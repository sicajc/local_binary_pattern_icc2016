==> flow/design.v <==
`timescale 1ns / 10ps
module LBP (
    clk,
    reset,
    gray_addr,
    gray_req,
    gray_ready,
    gray_data,
    lbp_addr,
    lbp_valid,
    lbp_data,
    finish
);
    input clk;
    input reset;
    output  reg [13:0] gray_addr;
    output reg gray_req;
    input gray_ready;
    input [7:0] gray_data;
    output  reg [13:0] lbp_addr;
    output reg lbp_valid;
    output  reg [7:0] lbp_data;
    output reg finish;
    parameter BYTE = 8;
    parameter WORD = 8;
    parameter PTR_WIDTH = BYTE;
    parameter CNT_WIDTH = BYTE;
    parameter IMG_WIDTH = 128;
    localparam IDLE = 6'b000001;
    localparam RD_CENTER = 6'b000010;
    localparam RD_SURROUND_PIXEL_ACC = 6'b001000;
    localparam WB = 6'b010000;
    localparam DONE = 6'b100000;
    reg [7:0] l1_curState, l1_nxtState;
    wire                 state_IDLE = l1_curState[0];
    wire                 state_RD_CENTER = l1_curState[1];
    wire                 state_RD_SURROUND_PIXEL_ACC = l1_curState[3];
    wire                 state_WB = l1_curState[4];
    wire                 state_DONE = l1_curState[5];
    reg  [PTR_WIDTH-1:0] row_ptr;
    reg  [PTR_WIDTH-1:0] col_ptr;
    reg  [PTR_WIDTH-1:0] offset_row;
    reg  [PTR_WIDTH-1:0] offset_col;
    reg  [PTR_WIDTH-1:0] offset_cnt;
    reg  [     WORD-1:0] surrounding_pixel_value;
    reg  [     WORD-1:0] acc_ff;
    reg  [     WORD-1:0] center_pixel_ff;
    reg  [     WORD-1:0] surrounding_pixel_ff;
    reg  [     WORD-1:0] result_buf;
    wire                 imgRightBoundReach_f = (col_ptr == (IMG_WIDTH - 2));
    wire                 imgBottomBoundReach_f = (row_ptr == (IMG_WIDTH - 2));
    wire                 acc_done_f = offset_cnt == 7;
    wire                 lbp_done_f = imgRightBoundReach_f && imgBottomBoundReach_f;
    always @(posedge clk or posedge reset) begin
        #5;
        if (reset) begin
            l1_curState <= IDLE;
        end else begin
            l1_curState <= l1_nxtState;
        end
    end
    always @(*) begin
        case (l1_curState)
            IDLE: begin
                if (gray_ready) begin
                    l1_nxtState = RD_CENTER;
                end else begin
                    l1_nxtState = IDLE;
                end
            end
            RD_CENTER: begin
                l1_nxtState = RD_SURROUND_PIXEL_ACC;
            end
            RD_SURROUND_PIXEL_ACC: begin
                if (acc_done_f) begin
                    l1_nxtState = WB;
                end else begin
                    l1_nxtState = RD_SURROUND_PIXEL_ACC;
                end
            end
            WB: begin
                if (lbp_done_f) begin
                    l1_nxtState = DONE;
                end else begin
                    l1_nxtState = RD_CENTER;
                end
            end
            DONE: begin
                l1_nxtState = IDLE;
            end
            default: begin
                l1_nxtState = IDLE;
            end
        endcase
    end
    always @(*) begin : FINISH
        case (l1_curState)
            IDLE: begin
                finish = 0;
            end
            RD_CENTER: begin
                finish = 0;
            end
            RD_SURROUND_PIXEL_ACC: begin
                finish = 0;
            end
            WB: begin
                finish = 0;
            end
            DONE: begin
                finish = 1;
            end
            default: begin
                finish = 0;
            end
        endcase
    end
    always @(posedge clk or posedge reset) begin : LBP_MEM_CTR
        if (reset) begin
            lbp_addr  <= 'd0;
            lbp_data  <= 'd0;
            lbp_valid <= 'd0;
        end else begin
            lbp_addr  <= state_WB ? row_ptr * (IMG_WIDTH) + col_ptr : 'dz;
            lbp_data  <= acc_ff;
            lbp_valid <= state_WB;
        end
    end
    always @(*) begin : GRAY_MEM_CTR
        if (state_RD_CENTER) begin
            gray_addr = row_ptr * (IMG_WIDTH) + col_ptr;
        end else if (state_RD_SURROUND_PIXEL_ACC) begin
            gray_addr = offset_row * (IMG_WIDTH) + offset_col;
        end else begin
            gray_addr = 'dz;
        end
        gray_req = state_RD_CENTER || state_RD_SURROUND_PIXEL_ACC;
    end
    always @(posedge clk or posedge reset) begin : OFFFSET_CNT
        #5;
        if (reset) begin
            offset_cnt <= 0;
        end else if (state_RD_CENTER) begin
            offset_cnt <= 0;
        end else if (state_RD_SURROUND_PIXEL_ACC) begin
            offset_cnt <= offset_cnt + 1;
        end else begin
            offset_cnt <= offset_cnt;
        end
    end
    always @(posedge clk or posedge reset) begin : PTRS
        #5;
        if (reset) begin
            row_ptr <= 1;
            col_ptr <= 1;
        end else if (state_WB) begin
            row_ptr <= imgRightBoundReach_f ? row_ptr + 1 : row_ptr;
            col_ptr <= imgRightBoundReach_f ? 1 : col_ptr + 1;
        end else begin
            row_ptr <= row_ptr;
            col_ptr <= col_ptr;
        end
    end
    always @(*) begin : DET_PIXEL_VALUE
        case (offset_cnt)
            'd0: begin
                surrounding_pixel_value = 8'b0000_0001;
                offset_row = row_ptr - 1;
                offset_col = col_ptr - 1;
            end
            'd1: begin
                surrounding_pixel_value = 8'b0000_0010;
                offset_row = row_ptr - 1;
                offset_col = col_ptr;
            end
            'd2: begin
                surrounding_pixel_value = 8'b0000_0100;
                offset_row = row_ptr - 1;
                offset_col = col_ptr + 1;
            end
            'd3: begin
                surrounding_pixel_value = 8'b0000_1000;
                offset_row = row_ptr;
                offset_col = col_ptr - 1;
            end
            'd4: begin
                surrounding_pixel_value = 8'b0001_0000;
                offset_row = row_ptr;
                offset_col = col_ptr + 1;
            end
            'd5: begin
                surrounding_pixel_value = 8'b0010_0000;
                offset_row = row_ptr + 1;
                offset_col = col_ptr - 1;
            end
            'd6: begin
                surrounding_pixel_value = 8'b0100_0000;
                offset_row = row_ptr + 1;
                offset_col = col_ptr;
            end
            'd7: begin
                surrounding_pixel_value = 8'b1000_0000;
                offset_row = row_ptr + 1;
                offset_col = col_ptr + 1;
            end
            default: begin
                surrounding_pixel_value = 8'b0000_0001;
                offset_row = row_ptr;
                offset_col = col_ptr;
            end
        endcase
    end
    always @(posedge clk or posedge reset) begin : RD_GRAY_DATA
        #5;
        if (reset) begin
            center_pixel_ff <= 8'd0;
        end else if (state_RD_CENTER) begin
            center_pixel_ff <= gray_data;
        end else if (state_RD_SURROUND_PIXEL_ACC) begin
            center_pixel_ff <= center_pixel_ff;
        end else begin
            center_pixel_ff <= center_pixel_ff;
        end
    end
    always @(posedge clk or posedge reset) begin : ACCUMULATION
        #5;
        if (reset) begin
            acc_ff <= 8'd0;
        end else if (state_RD_SURROUND_PIXEL_ACC) begin
            acc_ff <= (gray_data >= center_pixel_ff) ? (surrounding_pixel_value + acc_ff) : acc_ff;
        end else if (state_RD_CENTER) begin
            acc_ff <= 8'd0;
        end else begin
            acc_ff <= acc_ff;
        end
    end
endmodule
# == Step by step through the tools: LBP ==
# Tool output for the design above, in the order of the flow.
# Lines are those of the file above, counted from 1.
# Cell names lack the library's common part.
# A cell with n/a has no value.
# inputs
design,LBP
clock,clk
cell_library,sky130hd
lib_corner,tt_025C_1v80

# == Word level ==
# Source: Yosys, flattened and elaborated, memories not mapped. Widths are those after wreduce. Registers that Yosys merges into a memory's read port (data or address) are not register bits. Print and check cells do not count. Equal cells are merged and count once.
# word_totals
output_inout_bits,39
regBits,69
elab_cells,60
# op_classes
addsub,8
n_mux,17
reduce_and_logical,10
compare,1
equal,15
# op_table
operator,n
parallel mux 8 bit (select 7 bit),1
2-to-1 mux 8 bit,6
2-to-1 mux 14 bit,3
equality test 8 x 3 -> 1 bit (second input constant),4
adder 14 x 8 -> 14 bit,2
adder 8 x 1 -> 8 bit (second input constant),3
parallel mux 6 bit (select 4 bit),1
equality test 8 x 2 -> 1 bit (second input constant),2
equality test 8 x 7 -> 1 bit (second input constant),2
parallel mux 8 bit (select 2 bit),1
parallel mux 7 bit (select 2 bit),1
OR reduction 3 bit,4
subtractor 8 x 1 -> 8 bit (second input constant),1
equality test 8 x 1 -> 1 bit (second input constant),1
adder 8 bit,1
>= comparator 8 bit,1
zero test 8 bit,1
subtractor 7 x 1 -> 7 bit (second input constant),1
equality test 6 x 1 -> 1 bit (second input constant),1
equality test 6 x 2 -> 1 bit (second input constant),1
equality test 6 x 4 -> 1 bit (second input constant),1
equality test 6 x 5 -> 1 bit (second input constant),1
equality test 6 bit (second input constant),1
2-to-1 mux 6 bit,1
2-to-1 mux 5 bit,1
AND reduction 2 bit,2
inequality test 2 x 1 -> 1 bit (second input constant),1
nonzero test 2 bit,1
# Other operator kinds: 4; their cells: 4.

# == Depth ==
# Depth = most cells in a row (Yosys ltp): at word level without a register or memory, in the mapped netlist without a sequential cell, where the memories' decode and read muxes count.
# depth
depth_word,6
abc_area,0
ltp_mapped,15
mapped_depth_nobuf,15

# == After synthesis ==
# Source: synth_stat.txt of the flow (Yosys; design flattened, memories mapped). It holds for the ABC_AREA given above (unset counts as 0); a run with the other value may have another netlist.
# Totals and module areas in this step are rounded.
# synth_totals
cell_count,444
buffers,21
sequential_area_um2,1710
ff_cells,68
synth_area_um2,4100
# by_type
cell,n
dfrtp_1,65
ha_1,29
nand2_1,62
xnor2_1,22
o21ai_0,32
nor2_1,35
xor2_1,14
a21oi_1,16
dfstp_2,3
and3_1,12
inv_1,19
mux2_2,6
nand3_1,9
nand4_1,7
o221ai_1,5
nor3_1,8
a21o_1,5
a22oi_1,5
# Other cell types: 39; their cells: 90.

# == Worst setup path after synthesis ==
# Source: OpenSTA report_checks on the synthesized netlist (no wires, ideal clock, input and output delay 20% of the period each), path of least setup slack; recovery checks are left aside. Register names are those of the netlist, which keeps one name where synthesis merged equal registers.
# synth_timing
path_type,reg-to-output
from,reg offset_cnt[0]
to,out gray_addr[11]
out_delay_ns,0.730
required_ns,2.920
clock_period_ns,3.65
path_stages,15
path_delay_ns,2.973
path_buffers,0
arrival_ns,2.973
path_slack_ns,-0.053
t_first_pin_ns,0.000
synth_period_reached_ns,3.703
# "path_delay_ns" is the arrival time less input delay plus setup time.
# At an output port there is no setup time.
# "path_stages" counts driving pins, that of a launching flip-flop among them; a cell with two outputs on the path counts twice.
# "synth_period_reached_ns" = period - worst setup slack (recovery checks aside). The figure is calculated, with input and output delays left at 20% of the set period.
# Between the ends stands the longest chain of elaborated cells between them, by number of cells; it is not shown to be the way that was timed. Of several equally long chains one is given.
# Each line given opens the expression or statement behind the cell; cells for indexed reads and writes are added by Yosys, which also makes memories of some case tables.
# A register here has more assigning lines than the two given.
# synth_via
path_cell_list,dfrtp_1 > inv_1 > ha_1 > nor2_1 > a2111oi_2 > nor2_1 > nor3_1 > a21oi_1 > ha_1 > ha_1 > nand2b_1 > mux2_2 > nor2_1 > xor2_1 > o21ai_0
elab_chain_cells,6
# synth_lines
element,line_no,text
start: declaration,44,reg  [PTR_WIDTH-1:0] offset_cnt;
start: assignment,146,offset_cnt <= offset_cnt + 1;
start: assignment,148,offset_cnt <= offset_cnt;
equality test 8 x 3 -> 1 bit,165,case (offset_cnt)
OR reduction 3 bit,n/a,
parallel mux 7 bit (select 2 bit),165,
adder 14 x 8 -> 14 bit,133,gray_addr = offset_row * (IMG_WIDTH) + offset_col;
2-to-1 mux 14 bit,132,end else if (state_RD_SURROUND_PIXEL_ACC) begin
2-to-1 mux 14 bit,130,if (state_RD_CENTER) begin
end: declaration,16,output  reg [13:0] gray_addr;

# == Path in the finished layout ==
# Path of least setup slack in the final report of run 1 (OpenROAD, finished layout, wires in). Where an end is a register, its clock arrival counts in the times.
# layout_timing
path_type,reg-to-output
from,reg offset_cnt[0]
to,out gray_addr[12]
clock_period_ns,2.33
path_buffers,3
arrival_ns,3.23
path_stages,16
out_delay_ns,0.47
path_slack_ns,-1.37
t_first_pin_ns,0.34
required_ns,1.86
# Between the ends stands the longest chain of elaborated cells between them, by number of cells; it is not shown to be the way that was timed. Of several equally long chains one is given.
# A register here has more assigning lines than the two given.
# layout_via
path_cell_list,dfrtp_2 > ha_2 > buf_6 > o21bai_2 > a21o_4 > nor2_1 > nor3_2 > a21oi_2 > ha_2 > buf_4 > inv_4 > a211oi_4 > nor4b_4 > xnor2_1 > mux2_4 > buf_6
elab_chain_cells,6
# layout_lines
element,line_no,text
start: declaration,44,reg  [PTR_WIDTH-1:0] offset_cnt;
start: assignment,146,offset_cnt <= offset_cnt + 1;
start: assignment,148,offset_cnt <= offset_cnt;
equality test 8 x 3 -> 1 bit,165,case (offset_cnt)
OR reduction 3 bit,n/a,
parallel mux 7 bit (select 2 bit),165,
adder 14 x 8 -> 14 bit,133,gray_addr = offset_row * (IMG_WIDTH) + offset_col;
2-to-1 mux 14 bit,132,end else if (state_RD_SURROUND_PIXEL_ACC) begin
2-to-1 mux 14 bit,130,if (state_RD_CENTER) begin
end: declaration,16,output  reg [13:0] gray_addr;

# Stored flow runs of LBP (2 of them; Yosys, OpenROAD, sky130hd). They differ in their settings and are not a sequence. Constraints: input delay and output delay 20% of the set period each, output load 0.01 pF.
# "achieved_period_ns" = clock period - worst setup slack. The figure is calculated, with input and output delays left at 20% of the set period.
# "critical_path_time_ns" is the time allowed to the run's worst setup path (the clock period less input and output delay, where it has them) less its slack. Clock arrival times count: a late capture clock shortens it, a late launch clock lengthens it.
# By "fin_power_mw" is meant OpenSTA's value without simulated activity: inputs other than the clock are taken to toggle once in ten clock periods, and the tool carries that through the logic.
# Values from the reports are rounded here.
# Among the settings, - means not set for that run.
run name,period_ns,CORE_UTILIZATION,SETUP_SLACK_MARGIN,PLACE_DENSITY_LB_ADDON,CORE_MARGIN,CELL_PAD_IN_SITES_GLOBAL_PLACEMENT,ABC_AREA,GPL_TIMING_DRIVEN,GPL_ROUTABILITY_DRIVEN,SLEW_MARGIN,MAX_ROUTING_LAYER,CAP_MARGIN,fin_util_frac,critical_path_time_ns,timing.worst_path_kind,fin_ws_ns,fin_power_mw,fin_hold_ws_ns,total_negative_slack_ns,achieved_period_ns,synth_chip_area_um2,final_die_area_um2,finish.stdcell_area_um2
run 1,2.33,47,0.37,0.22,4,0,0,0,0,10,met5,20,0.682,3.23,reg-to-output,-1.37,2.59,0.367,-17.2,3.697,4100,10300,5680
run 2,6.1,20,1.69,0.28,2,-,-,-,0,30,-,0,0.276,3.18,reg-to-output,1.70,1.18,0.402,0.000,4.401,4100,21600,5560
